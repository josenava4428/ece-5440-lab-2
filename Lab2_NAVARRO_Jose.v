==> flow/design.v <==
module Lab2_NAVARRO_Jose(clk, rst, confirmNumPlayer1, confirmNumPlayer2, accessButton, switch1, switch2, switchAccess, seg1, seg2, segSum, red1, green1, red2, green2);
	input [3:0]  switch1, switch2;
	output [6:0] seg1, seg2, segSum;
	output red1, green1;
	wire [3:0] sum;
	input clk, rst, confirmNumPlayer1, confirmNumPlayer2, accessButton;
	output red2, green2;
	input [3:0] switchAccess;
	wire confirmNumPlayer1Output, confirmNumPlayer2Output, accessButtonOutput;
	wire loadPlayer1Pass, loadPlayer2Pass;
	wire [3:0] player1Num, player2Num; 
	buttonShaper player1ButtonShaper(clk, rst, confirmNumPlayer1, confirmNumPlayer1Output);
	buttonShaper player2ButtonShaper(clk, rst, confirmNumPlayer2, confirmNumPlayer2Output);
	buttonShaper accessControlButtonShaper(clk, rst, accessButton, accessButtonOutput);
	accessController accessController_1(clk, rst, confirmNumPlayer1Output, confirmNumPlayer2Output, switchAccess, accessButtonOutput, loadPlayer1Pass, loadPlayer2Pass, green2, red2);
	loadRegister loadRegister_1(clk, rst, confirmNumPlayer1, switch1, player1Num);
	loadRegister loadRegister_2(clk, rst, confirmNumPlayer2, switch2, player2Num);
	adder adder_1(player1Num, player2Num, sum);
	sevenSegDecoder segNum1(player1Num, seg1);
	sevenSegDecoder segNum2(player2Num, seg2);
	sevenSegDecoder segSumation(sum, segSum); 
	ledToggle led(sum, red1, green1); 
endmodule
module accessController(clk, rst, loadPlayer1, loadPlayer2, passWord, passWordEnter, loadPlayer1Pass, loadPlayer2Pass, green, red);
	input clk, rst, loadPlayer1, loadPlayer2, passWordEnter;
	input [3:0] passWord;
	output loadPlayer1Pass, loadPlayer2Pass, green, red;
	reg loadPlayer1Pass, loadPlayer2Pass, green, red;
	reg passWordFlag;
	reg [2:0] state;
	parameter state0 = 3'b000, state1 = 3'b001;
	parameter state2 = 3'b010, state3 = 3'b011;
	parameter state4 = 3'b100, state5 = 3'b101;
	always @ (posedge clk)
		begin
			if(rst == 0)
				begin
					state <= state0;
				end
			else
				begin
					case(state)
						state0:
							begin
								loadPlayer1Pass <= 1'b0;  
								loadPlayer2Pass <= 1'b0;
								green <= 1'b0;
								red <= 1'b1;
								passWordFlag = 1'b1;
								if(passWordEnter == 1'b1)
									begin
										if(passWord == 4'b0100)
											begin
											end
										else
											begin
												passWordFlag = 1'b0;
											end
										state <= state1;
									end
								else
									begin
										state <= state0;
									end
							end
						state1:
							begin
								loadPlayer1Pass <= 1'b0;  
								loadPlayer2Pass <= 1'b0;
								green <= 1'b0;
								red <= 1'b1;
								if(passWordEnter == 1'b1)
									begin
										if(passWord == 4'b0010)
											begin
											end
										else
											begin
												passWordFlag = 1'b0;
											end
										state <= state2;
									end
								else
									begin
										state <= state1;
									end
							end
						state2:
							begin
								loadPlayer1Pass <= 1'b0;  
								loadPlayer2Pass <= 1'b0;
								green <= 1'b0;
								red <= 1'b1;
								if(passWordEnter == 1'b1)
									begin
										if(passWord == 4'b0000)
											begin
											end
										else
											begin
												passWordFlag = 1'b0;
											end
										state <= state3;
									end
								else
									begin
										state <= state2;
									end
							end
						state3:
							begin
								loadPlayer1Pass <= 1'b0;  
								loadPlayer2Pass <= 1'b0;
								green <= 1'b0;
								red <= 1'b1;
								if(passWordEnter == 1'b1)
									begin
										if(passWord == 4'b0111)
											begin
											end
										else
											begin
												passWordFlag = 1'b0;
											end
										state <= state4;
									end
								else
									begin
										state <= state3;
									end
							end
						state4:
							begin
								if(passWordFlag == 1'b1)
									begin
										state <= state5;			
									end
								else
									begin
										state <= state0;
									end
							end
						state5:
							begin
								red <= 1'b0;
								green <= 1'b1;
								loadPlayer1Pass <= loadPlayer1;
								loadPlayer2Pass <= loadPlayer2;
								if(passWordEnter == 1'b1)
									begin
									state <= state0;
									end
							end
						default:
							begin
								state <= state0;
								passWordFlag = 1'b1;
							end
					endcase
				end
		end
endmodule
module adder(num1, num2, sum);
	input [3:0] num1, num2;
	output [3:0] sum;
	reg [3:0] sum;
	always @ (num1, num2)
		begin
			sum = num1 + num2;
		end
endmodule 
module buttonShaper(clk, rst, buttonInput, buttonOutput); 
	input clk, rst, buttonInput;
	output buttonOutput;
	reg buttonOutput;
	reg [1:0] state, nextState;
	parameter initialState = 2'b00;
	parameter pulseState = 2'b01;
	parameter waitState = 2'b10;
	parameter state3 = 2'b11;
	always @ (posedge clk)
		begin
			if(rst == 0)  
				begin
					state <= initialState;
				end
			else
				begin
					state <= nextState;
				end
		end
	always @ (state, buttonInput)
		begin
			case(state)
				initialState:
					begin
						buttonOutput = 1'b0;
						if(buttonInput == 1)
							begin
								nextState <= initialState;
							end
						else
							begin
								nextState <= pulseState;
							end
					end
				pulseState:
					begin
						buttonOutput = 1'b1;
						nextState <= waitState;
					end
				waitState:
					begin
						buttonOutput = 1'b0;
						if(buttonInput == 1)
							begin
								nextState <= initialState;
							end
						else
							begin
								nextState <= waitState;
							end
					end
				default:
					begin
						buttonOutput = 1'b0;
						nextState = initialState;
					end
			endcase
		end
endmodule 
module ledToggle(sum, red, green);
	input [3:0] sum;
	output red, green;
	reg red, green;
	always @ (sum)
		begin
		if (sum == 15)
			begin
			red = 0;
			green = 1;
			end 
		else
			begin
			red = 1; 
			green = 0;
		end
	end
endmodule			
module loadRegister(clk, rst, loadPlayer, playerInput, playerOutput);
	input clk, rst, loadPlayer;
	input [3:0] playerInput;
	output [3:0] playerOutput;
	reg [3:0] playerOutput;
	always @ (posedge clk)
		begin
			if(rst == 0)
				begin
					playerOutput <= 0;
				end
			else
				begin
					if(loadPlayer == 1) 
						begin
							playerOutput <= playerInput;
						end
				end
		end
endmodule 
module sevenSegDecoder(numIn, numOut);
	input [3:0] numIn;
	output [6:0] numOut;
	reg [6:0] numOut;
	always @ (numIn)
		begin
		case(numIn)
			4'b0000: begin numOut = 7'b1000000; end
			4'b0001: begin numOut = 7'b1111001; end
			4'b0010: begin numOut = 7'b0100100; end
			4'b0011: begin numOut = 7'b0110000; end
			4'b0100: begin numOut = 7'b0011001; end
			4'b0101: begin numOut = 7'b0010010; end
			4'b0110: begin numOut = 7'b0000010; end
			4'b0111: begin numOut = 7'b1111000; end
			4'b1000: begin numOut = 7'b0000000; end
			4'b1001: begin numOut = 7'b0011000; end
			4'b1010: begin numOut = 7'b0001000; end
			4'b1011: begin numOut = 7'b0000011; end
			4'b1100: begin numOut = 7'b1000110; end
			4'b1101: begin numOut = 7'b0100001; end
			4'b1110: begin numOut = 7'b0000110; end
			4'b1111: begin numOut = 7'b0001110; end
			default: begin numOut = 7'b1111111; end
		endcase
	end
endmodule 
## Reports on Lab2_NAVARRO_Jose

The steps from the RTL of Lab2_NAVARRO_Jose to its reports follow in flow order.
Lines are those of the file above, counted from 1.
Not given: -

| inputs | value |
|---|---|
| top | Lab2_NAVARRO_Jose |
| clock | clk |
| library | sky130hd |
| timing corner | tt_025C_1v80 |

## After elaboration

Yosys after proc, flatten, opt, wreduce and memory -nomap, before mapping. Print and check cells are not counted.
Memory sizes are those after Yosys's memory passes, which may raise the word count (mostly to a power of two), join words into wider ones and drop unused or constant bits.

| bit counts | value |
|---|---|
| output and inout bits | 25 |
| clocked read ports x word width | 14 |
| bits in read-only memories | 336 |
| word-level cells | 66 |
| memories | 3 |
| register bits after elaboration | 16 |

Memory list:

| name | words | bits a word | read ports | write ports | line | RTL |
|---|---|---|---|---|---|---|
| (no name shown) | 16 | 7 | 1 | 0 | 276 | `case(numIn)` |
| (no name shown) | 16 | 7 | 1 | 0 | 276 |  |
| (no name shown) | 16 | 7 | 1 | 0 | 276 |  |

| operators by class | value |
|---|---|
| add/sub/neg operators | 1 |
| reduce/logical cells | 8 |
| mux-type cells | 28 |
| equal/unequal tests | 18 |
| bitwise gates (word level) | 1 |

Operators by type and width:

| operator | count |
|---|---|
| 3-bit parallel mux with 6-bit select | 1 |
| 4-bit two-way mux | 4 |
| 2-bit inequality test (second input constant) | 7 |
| 1-bit two-way mux | 14 |
| 3-bit two-way mux | 3 |
| 4-bit by 3-bit == test with 1-bit output (second input constant) | 2 |
| 8-bit AND reduction | 1 |
| 3-bit by 2-bit == test with 1-bit output (second input constant) | 2 |
| 3-bit == test (second input constant) | 2 |
| 2-bit parallel mux with 3-bit select | 1 |
| 1-bit parallel mux with 5-bit select | 1 |
| 4-bit by 2-bit == test with 1-bit output (second input constant) | 1 |
| 4-bit adder | 1 |
| 4-bit == test (second input constant) | 1 |
| 4-bit logical NOT | 1 |
| 4-bit OR reduction | 1 |
| 1-bit parallel mux with 2-bit select | 2 |
| 2-bit two-way mux | 2 |
| 3-bit by 1-bit == test with 1-bit output (second input constant) | 1 |
| 3-bit logical NOT | 1 |
| 2-bit by 1-bit == test with 1-bit output (second input constant) | 1 |
| 2-bit == test (second input constant) | 1 |
| 2-bit logical NOT | 1 |
| 2-bit AND reduction | 1 |
| 2-bit nonzero test | 1 |
| 2-bit OR reduction | 1 |
| 1-bit NOT | 1 |

## Depth

Depth = most cells in a row (Yosys ltp): at word level without a register or memory, in the mapped netlist without a sequential cell, where the memories' decode and read muxes count.

| logic depth | value |
|---|---|
| word-level depth | 4 |
| ABC_AREA | 0 |
| gate-level depth with buffers | 8 |
| depth with buffers taken out | 7 |

## Mapped cells and area

The flow's flattened synthesis, as Yosys stat reports it; memories are mapped. The netlist is that of the ABC_AREA named above (0 if unset); the other value can give another one.

| mapped netlist | value |
|---|---|
| flip-flop cells | 34 |
| synthesis area | 1940.6 um^2 |
| standard cells after synthesis | 211 |

Cell types:

| type | count | total area (um^2) |
|---|---|---|
| sky130_fd_sc_hd__dfxtp_1 | 31 | 620.595 |
| sky130_fd_sc_hd__ha_1 | 20 | 250.24 |
| sky130_fd_sc_hd__mux2_2 | 9 | 101.347 |
| sky130_fd_sc_hd__mux2i_1 | 10 | 100.096 |
| sky130_fd_sc_hd__edfxtp_1 | 3 | 90.086 |
| sky130_fd_sc_hd__inv_1 | 18 | 67.565 |
| sky130_fd_sc_hd__nand2_1 | 18 | 67.565 |
| sky130_fd_sc_hd__nand3_1 | 13 | 65.062 |
| sky130_fd_sc_hd__o21ai_0 | 12 | 60.058 |
| sky130_fd_sc_hd__nor2_1 | 13 | 48.797 |
| sky130_fd_sc_hd__o211ai_1 | 6 | 45.043 |
| sky130_fd_sc_hd__a22o_1 | 4 | 35.034 |
| sky130_fd_sc_hd__nand2b_1 | 5 | 31.28 |
| sky130_fd_sc_hd__a21oi_1 | 6 | 30.029 |
| sky130_fd_sc_hd__mux4_2 | 1 | 22.522 |
| sky130_fd_sc_hd__fa_1 | 1 | 20.019 |
| sky130_fd_sc_hd__and3_1 | 3 | 18.768 |
| sky130_fd_sc_hd__o22ai_1 | 3 | 18.768 |

Not listed: further types 23, cells in them 35.
By module: a second synthesis without flattening, with its own total; a netlist apart from the flattened one above.

| unflattened totals | value |
|---|---|
| cell total of the unflattened synthesis | 210 |
| area (unflattened synthesis) | 1971.9 um^2 |

Each row is one instance without its submodules.

Modules:

| module | cells | seq. area (um^2) | area (um^2) | times used |
|---|---|---|---|---|
| sevenSegDecoder | 35 | 0.0 | 259.0 | 3 |
| accessController | 41 | 270.3 | 496.7 | 1 |
| loadRegister | 13 | 80.1 | 156.4 | 2 |
| buttonShaper | 9 | 60.1 | 90.1 | 3 |
| adder | 9 | 0.0 | 100.1 | 1 |
| ledToggle | 2 | 0.0 | 15.0 | 1 |
| Lab2_NAVARRO_Jose | 0 | 0.0 | 0.0 | 1 |

## Worst setup path after synthesis

Path of least setup slack by OpenSTA after synthesis, without wires, with an ideal clock, recovery checks aside; 20% of the period is set as input and as output delay. Where synthesis merged equal registers, the netlist keeps one of their names.

| timing path post-synthesis | value |
|---|---|
| path kind | register -> output |
| start point | reg loadRegister_2.playerOutput[0] |
| end point | out segSum[3] |
| stages | 6 |
| external output delay | 468 ps |
| path delay | 1942 ps |
| path slack | -70 ps |
| period | 2340 ps |
| required time | 1872 ps |
| arrival | 1942 ps |
| synthesis period reached | 2410 ps |

"path delay" is the arrival time less input delay plus setup time.
A path that ends at an output port has no setup time.
"stages" counts driving pins, that of a launching flip-flop among them; a cell with two outputs on the path counts twice.
"synthesis period reached" = period - worst setup slack (recovery checks aside). The figure is calculated, with input and output delays left at 20% of the set period.
Between the ends stands the longest chain of elaborated cells between them, by number of cells; it is not shown to be the way that was timed. Of several equally long chains one is given.
Each line given opens the expression or statement behind the cell; cells for indexed reads and writes are added by Yosys, which also makes memories of some case tables.
The chain passes a memory read, where the word-level depth is cut; so it can be longer than that depth.

| on the way, post-synthesis | value |
|---|---|
| cells stage by stage | sky130_fd_sc_hd__dfxtp_1 sky130_fd_sc_hd__ha_1 sky130_fd_sc_hd__fa_1 sky130_fd_sc_hd__inv_1 sky130_fd_sc_hd__ha_1 sky130_fd_sc_hd__mux4_2 |
| length of the longest elaborated chain | 2 |

RTL lines, path post-synthesis:

| what | line | RTL |
|---|---|---|
| from (decl) | 253 | `output [3:0] playerOutput;` |
| from (assign) | 259 | `playerOutput <= 0;` |
| from (assign) | 265 | `playerOutput <= playerInput;` |
| 4-bit adder | 169 | `sum = num1 + num2;` |
| memory read 16 x 7 bit | 276 | `case(numIn)` |
| to (decl) | 3 | `output [6:0] seg1, seg2, segSum;` |

## Worst path after layout

Path of least setup slack in the final report of flow run 1 (OpenROAD, finished layout, wires in). Where an end is a register, its clock arrival counts in the times.
The path's times are printed in steps of 10 ps; the period is the one set.

| timing path post-layout | value |
|---|---|
| path kind | register -> output |
| start point | reg loadRegister_2.playerOutput[0] |
| end point | out segSum[3] |
| stages | 6 |
| arrival | 2240 ps |
| external output delay | 380 ps |
| required time | 1500 ps |
| path slack | -730 ps |
| period | 1880 ps |

Between the ends stands the longest chain of elaborated cells between them, by number of cells; it is not shown to be the way that was timed. Of several equally long chains one is given.
The chain passes a memory read, where the word-level depth is cut; so it can be longer than that depth.

| on the way, post-layout | value |
|---|---|
| cells stage by stage | sky130_fd_sc_hd__dfxtp_2 sky130_fd_sc_hd__ha_4 sky130_fd_sc_hd__fa_2 sky130_fd_sc_hd__ha_1 sky130_fd_sc_hd__mux4_2 sky130_fd_sc_hd__buf_6 |
| length of the longest elaborated chain | 2 |

RTL lines, path post-layout:

| what | line | RTL |
|---|---|---|
| from (decl) | 253 | `output [3:0] playerOutput;` |
| from (assign) | 259 | `playerOutput <= 0;` |
| from (assign) | 265 | `playerOutput <= playerInput;` |
| 4-bit adder | 169 | `sum = num1 + num2;` |
| memory read 16 x 7 bit | 276 | `case(numIn)` |
| to (decl) | 3 | `output [6:0] seg1, seg2, segSum;` |

Flow measurements of Lab2_NAVARRO_Jose on sky130hd: 2 stored runs with different settings, listed in no order. Input and output delays are each 20% of the period that was set; the output load is 0.01 pF.
"achieved clock period" means the clock period less the worst setup slack. The figure is calculated, with input and output delays left at 20% of the set period.
"time used up by the worst setup path": the worst setup path's part of the clock period (all of it between registers, 20% less for each end at a port) less its slack. A launch clock that arrives late makes it longer, a capture clock that arrives late makes it shorter.
"total power after layout": no workload was simulated; the value follows from the tool's default switching activity.
"time used up by the worst setup path" is known to 10 ps.
A setting shown as . is not set for that run.

| stored run | period_ns | CAP_MARGIN | CORE_MARGIN | CORE_UTILIZATION | SLEW_MARGIN | PLACE_DENSITY_LB_ADDON | CORE_ASPECT_RATIO | CELL_PAD_IN_SITES_GLOBAL_PLACEMENT | GPL_TIMING_DRIVEN | chip area after synthesis (Yosys) (um^2) | overall die area (um^2) | std-cell area (final layout) (um^2) | utilization (%) | worst setup slack after layout (ps) | total negative slack on setup checks (ps) | worst hold slack in the final report (ps) | total power after layout (mW) | achieved clock period (ps) | time used up by the worst setup path (ps) | worst setup path kind |
|---|---|---|---|---|---|---|---|---|---|---|---|---|---|---|---|---|---|---|---|---|
| flow run 1 | 1.88 | 20 | 2 | 40 | 20 | . | . | . | . | 1940.6 | 5424.3 | 2997.9 | 63.9 | -734 | -5731 | 474 | 2.004 | 2614 | 2240 | register -> output |
| flow run 2 | 1.71 | 15 | 2 | 24 | 0 | 0.16 | 1.62 | 0 | 1 | 1940.6 | 8842.3 | 3218.1 | 41.3 | -867 | -6944 | 482 | 2.667 | 2577 | 2230 | register -> output |
